==> flow/design.v <==
module cmd_pro(
                clk, 
                res, 
                din_pro, 
                en_din_pro, 
                dout_pro, 
                en_dout_pro,
                rdy
);
input           clk;
input           res;
input[7:0]      din_pro;         
input           en_din_pro;      
output[7:0]     dout_pro;        
output          en_dout_pro;     
output          rdy;             
parameter       addx = 8'h0a;
parameter       subx = 8'h0b;
parameter       andx = 8'h0c;
parameter       orx  = 8'h0d;
reg[2:0]        state;           
reg[7:0]        cmd, A, B;       
reg[7:0]        dout_pro;
reg             en_dout_pro;
always @(posedge clk or negedge res) begin
    if(~res)begin
        state <= 0; cmd <= 0; A <= 0; B <= 0; dout_pro <= 0; 
        en_dout_pro <= 0;
    end
    else begin
        case(state)
        0: 
        begin
            en_dout_pro <= 0;
            if(en_din_pro)begin
                cmd <= din_pro;
                state <= 1;
            end
        end
        1: 
        begin
            if (en_din_pro)begin
                A <= din_pro;
                state <= 2;
            end
        end
        2: 
        begin
            if (en_din_pro)begin
                B <= din_pro;
                state <= 3;
            end
        end
        3: 
        begin
            case(cmd)
            addx: begin dout_pro <= A+B; end 
            subx: begin dout_pro <= A-B; end
            andx: begin dout_pro <= A&B; end
            orx:  begin dout_pro <= A|B; end
            endcase
            state <= 4;
        end
        4: 
        begin
            if(~rdy)begin
                en_dout_pro <= 1;
                state <= 0;
            end
        end
        default:
        begin
            state <= 0;
            en_dout_pro <= 0;
        end
        endcase
    end
end
endmodule
; ---- From RTL to reports: cmd_pro
; What the tools print for cmd_pro, step after step.
; Line numbers count from 1 in the design file above.
; Operators carry their Yosys type and port widths (W data, S select, Z words).
; Library cell names are shortened.
; Not given: --
[setup]
top = cmd_pro
clock = clk
lib = sky130hd
lib_corner = tt_025C_1v80

; ---- Word-level counts
; Source: Yosys, flattened and elaborated, memories not mapped. Widths are those after wreduce. Registers that Yosys merges into a memory's read port (data or address) are not register bits. Print and check cells do not count. Equal cells are merged and count once.
[word_totals]
elab_cells = 40
register_bits = 36
output_inout_bits = 10
input_bits = 11
[op_classes]
eq_ne = 12
reduce_and_logical = 9
addsub = 2
mux = 8
logic = 3
[ops]
columns = op, n
row1 = $eq A8 B4 Y1 const B, 4
row2 = $pmux W8 S4, 1
row3 = $pmux W3 S5, 1
row4 = $mux W3, 4
row5 = $reduce_and A2 Y1, 5
row6 = $ne A2 B2 Y1 const B, 4
row7 = $add A8 B8 Y8, 1
row8 = $sub A8 B8 Y8, 1
row9 = $and A8 B8 Y8, 1
row10 = $or A8 B8 Y8, 1
row11 = $eq A3 B2 Y1 const B, 2
row12 = $reduce_and A4 Y1, 1
row13 = $reduce_bool A4 Y1, 1
row14 = $eq A3 B1 Y1 const B, 1
row15 = $eq A3 B3 Y1 const B, 1
row16 = $logic_not A3 Y1, 1
row17 = $reduce_or A3 Y1, 1
row18 = $pmux W1 S2, 1
row19 = $not A1 Y1, 1
row20 = $mux W1, 1

; ---- Longest topological paths
; Longest topological path by Yosys (ltp), each cell counted once; first at word level (registers and memories cut), then after technology mapping (sequential cells cut; the memories' decode and read muxes count).
[logic_depth]
word_depth = 4
abc_area = 0
depth_mapped = 10
mapped_depth_nobuf = 10

; ---- Synthesis result
; Yosys stat after the flow's synthesis: flattened, memories mapped to cells. It holds for the ABC_AREA given above (unset counts as 0); a run with the other value may have another netlist.
; The area totals of this step are shown rounded.
[synth_totals]
cell_count = 194
n_buf = 7
flip_flops = 38
seq_area_um2 = 952
yosys_area_um2 = 2140
[types]
columns = cell_type, n, type_area_um2
row1 = dfrtp_1, 37, 925.888
row2 = mux2_2, 21, 236.477
row3 = ha_1, 10, 125.12
row4 = a21oi_1, 19, 95.091
row5 = xnor2_1, 7, 61.309
row6 = o21ai_0, 12, 60.058
row7 = nand2_1, 14, 52.55
row8 = a21oi_2, 4, 35.034
row9 = xor2_1, 4, 35.034
row10 = inv_1, 9, 33.782
row11 = mux2i_1, 3, 30.029
row12 = dfstp_2, 1, 26.275
row13 = nor2_2, 4, 25.024
row14 = a21o_1, 3, 22.522
row15 = nor2_1, 6, 22.522
row16 = nor4_4, 1, 21.27
row17 = buf_12, 1, 20.019
row18 = fa_1, 1, 20.019
; Other cell types: 30; their cells: 37.

; ---- Path before layout
; OpenSTA on the mapped netlist: ideal clock, no wires. The path of least setup slack (recovery checks aside). Input and output delay are each 20% of the period. Register names are those of the netlist, which keeps one name where synthesis merged equal registers.
[synth_timing]
kind = register to register
startpoint = register cmd[5]
endpoint = register dout_pro[6]
setup_ps = 122
stages = 11
delay_ps = 2480
arrival_time_ps = 2358
launch_ps = 0
path_buffers = 0
period_ps = 3490
required_ps = 3368
path_slack_ps = 1010
period_less_setup_slack_ps = 2480
; "delay_ps" is the arrival time less input delay plus setup time.
; "stages" counts driving pins, that of a launching flip-flop among them; a cell with two outputs on the path counts twice.
; "period_less_setup_slack_ps" is the clock period less the worst setup slack; recovery checks do not enter. This is arithmetic on one report: input and output delays are still those of the set period (20% each).
; The rows between start and end are the longest chain of elaborated cells between them; the timing report does not say that the signal goes this way. Where chains are equally long, one stands for them.
; Each line given opens the expression or statement behind the cell; cells for indexed reads and writes are added by Yosys, which also makes memories of some case tables.
; At most two assigning lines are given for a register; there are more.
[synth_between]
cell_sequence = dfrtp_1 nor4_4 and4_4 a21oi_1 xnor2_1 ha_1 a21o_1 a221oi_1 xnor2_1 a21oi_1 a21oi_2
elab_chain_len = 3
cells_between = 7
lines_between = 1
cone_classes = eq/ne: 4; mux: 1; reduce/logical: 2
[synth_rtl]
columns = item, line
row1 = from (decl), 22  ; reg[7:0]        cmd, A, B;
row2 = from (assign), 27  ; state <= 0; cmd <= 0; A <= 0; B <= 0; dout_pro <= 0;
row3 = from (assign), 36  ; cmd <= din_pro;
row4 = $eq A8 B4 Y1, 56  ; case(cmd)
row5 = $reduce_bool A4 Y1, --
row6 = $reduce_and A2 Y1, --
row7 = to (assign), 57  ; addx: begin dout_pro <= A+B; end
row8 = to (assign), 58  ; subx: begin dout_pro <= A-B; end
row9 = to (decl), 14  ; output[7:0]     dout_pro;

; ---- Path in the finished layout
; Path of least setup slack in the final report of job 2 (OpenROAD, finished layout, wires in). Where an end is a register, its clock arrival counts in the times.
; The report prints the path's times to 10 ps; the period is as set.
[layout_timing]
kind = register to register
startpoint = register cmd[5]
endpoint = register dout_pro[6]
path_slack_ps = 410
required_ps = 3510
period_ps = 3260
path_buffers = 0
setup_ps = 60
launch_ps = 310
stages = 11
arrival_time_ps = 3100
; The rows between start and end are the longest chain of elaborated cells between them; the timing report does not say that the signal goes this way. Where chains are equally long, one stands for them.
; At most two assigning lines are given for a register; there are more.
[layout_between]
cell_sequence = dfrtp_1 nor4_4 and4_4 a21oi_1 xnor2_1 ha_1 a21o_1 a221oi_1 xnor2_1 a21oi_1 a21oi_2
elab_chain_len = 3
cells_between = 7
lines_between = 1
cone_classes = eq/ne: 4; mux: 1; reduce/logical: 2
[layout_rtl]
columns = item, line
row1 = from (decl), 22  ; reg[7:0]        cmd, A, B;
row2 = from (assign), 27  ; state <= 0; cmd <= 0; A <= 0; B <= 0; dout_pro <= 0;
row3 = from (assign), 36  ; cmd <= din_pro;
row4 = $eq A8 B4 Y1, 56  ; case(cmd)
row5 = $reduce_bool A4 Y1, --
row6 = $reduce_and A2 Y1, --
row7 = to (assign), 57  ; addx: begin dout_pro <= A+B; end
row8 = to (assign), 58  ; subx: begin dout_pro <= A-B; end
row9 = to (decl), 14  ; output[7:0]     dout_pro;

; Top module cmd_pro; platform sky130hd; tools Yosys and OpenROAD; 2 stored runs in no particular order. Input and output delays are each 20% of the period that was set; the output load is 0.01 pF.
; Measured values are rounded.

[job 1: settings]
period_ns = 2.79
CORE_UTILIZATION = 60
PLACE_DENSITY = 0.43
CORE_ASPECT_RATIO = 0.9
CORE_MARGIN = 8
CELL_PAD_IN_SITES_GLOBAL_PLACEMENT = 2
ABC_AREA = 0
GPL_TIMING_DRIVEN = 0
GPL_ROUTABILITY_DRIVEN = 0
CTS_CLUSTER_DIAMETER = 239
MIN_ROUTING_LAYER = met2
CAP_MARGIN = 20
SLEW_MARGIN = 20
[job 1: results]
outcome = incomplete, placement halted on GPL-0301

[job 2: settings]
period_ns = 3.26
CORE_UTILIZATION = 57
SETUP_SLACK_MARGIN = -0.21
PLACE_DENSITY_LB_ADDON = 0.02
CORE_ASPECT_RATIO = 0.55
CELL_PAD_IN_SITES_GLOBAL_PLACEMENT = 1
CELL_PAD_IN_SITES_DETAIL_PLACEMENT = 1
GPL_ROUTABILITY_DRIVEN = 0
CTS_CLUSTER_SIZE = 83
CTS_CLUSTER_DIAMETER = 207
MIN_ROUTING_LAYER = met2
CAP_MARGIN = 20
CORE_MARGIN = 2
SLEW_MARGIN = 20
[job 2: results]
synthArea_um2 = 2140
die_area_um2 = 4280
finalCellArea_um2 = 2470
utilization_frac = 0.693
ws_setup_ps = 411
final_setup_tns_ps = 0
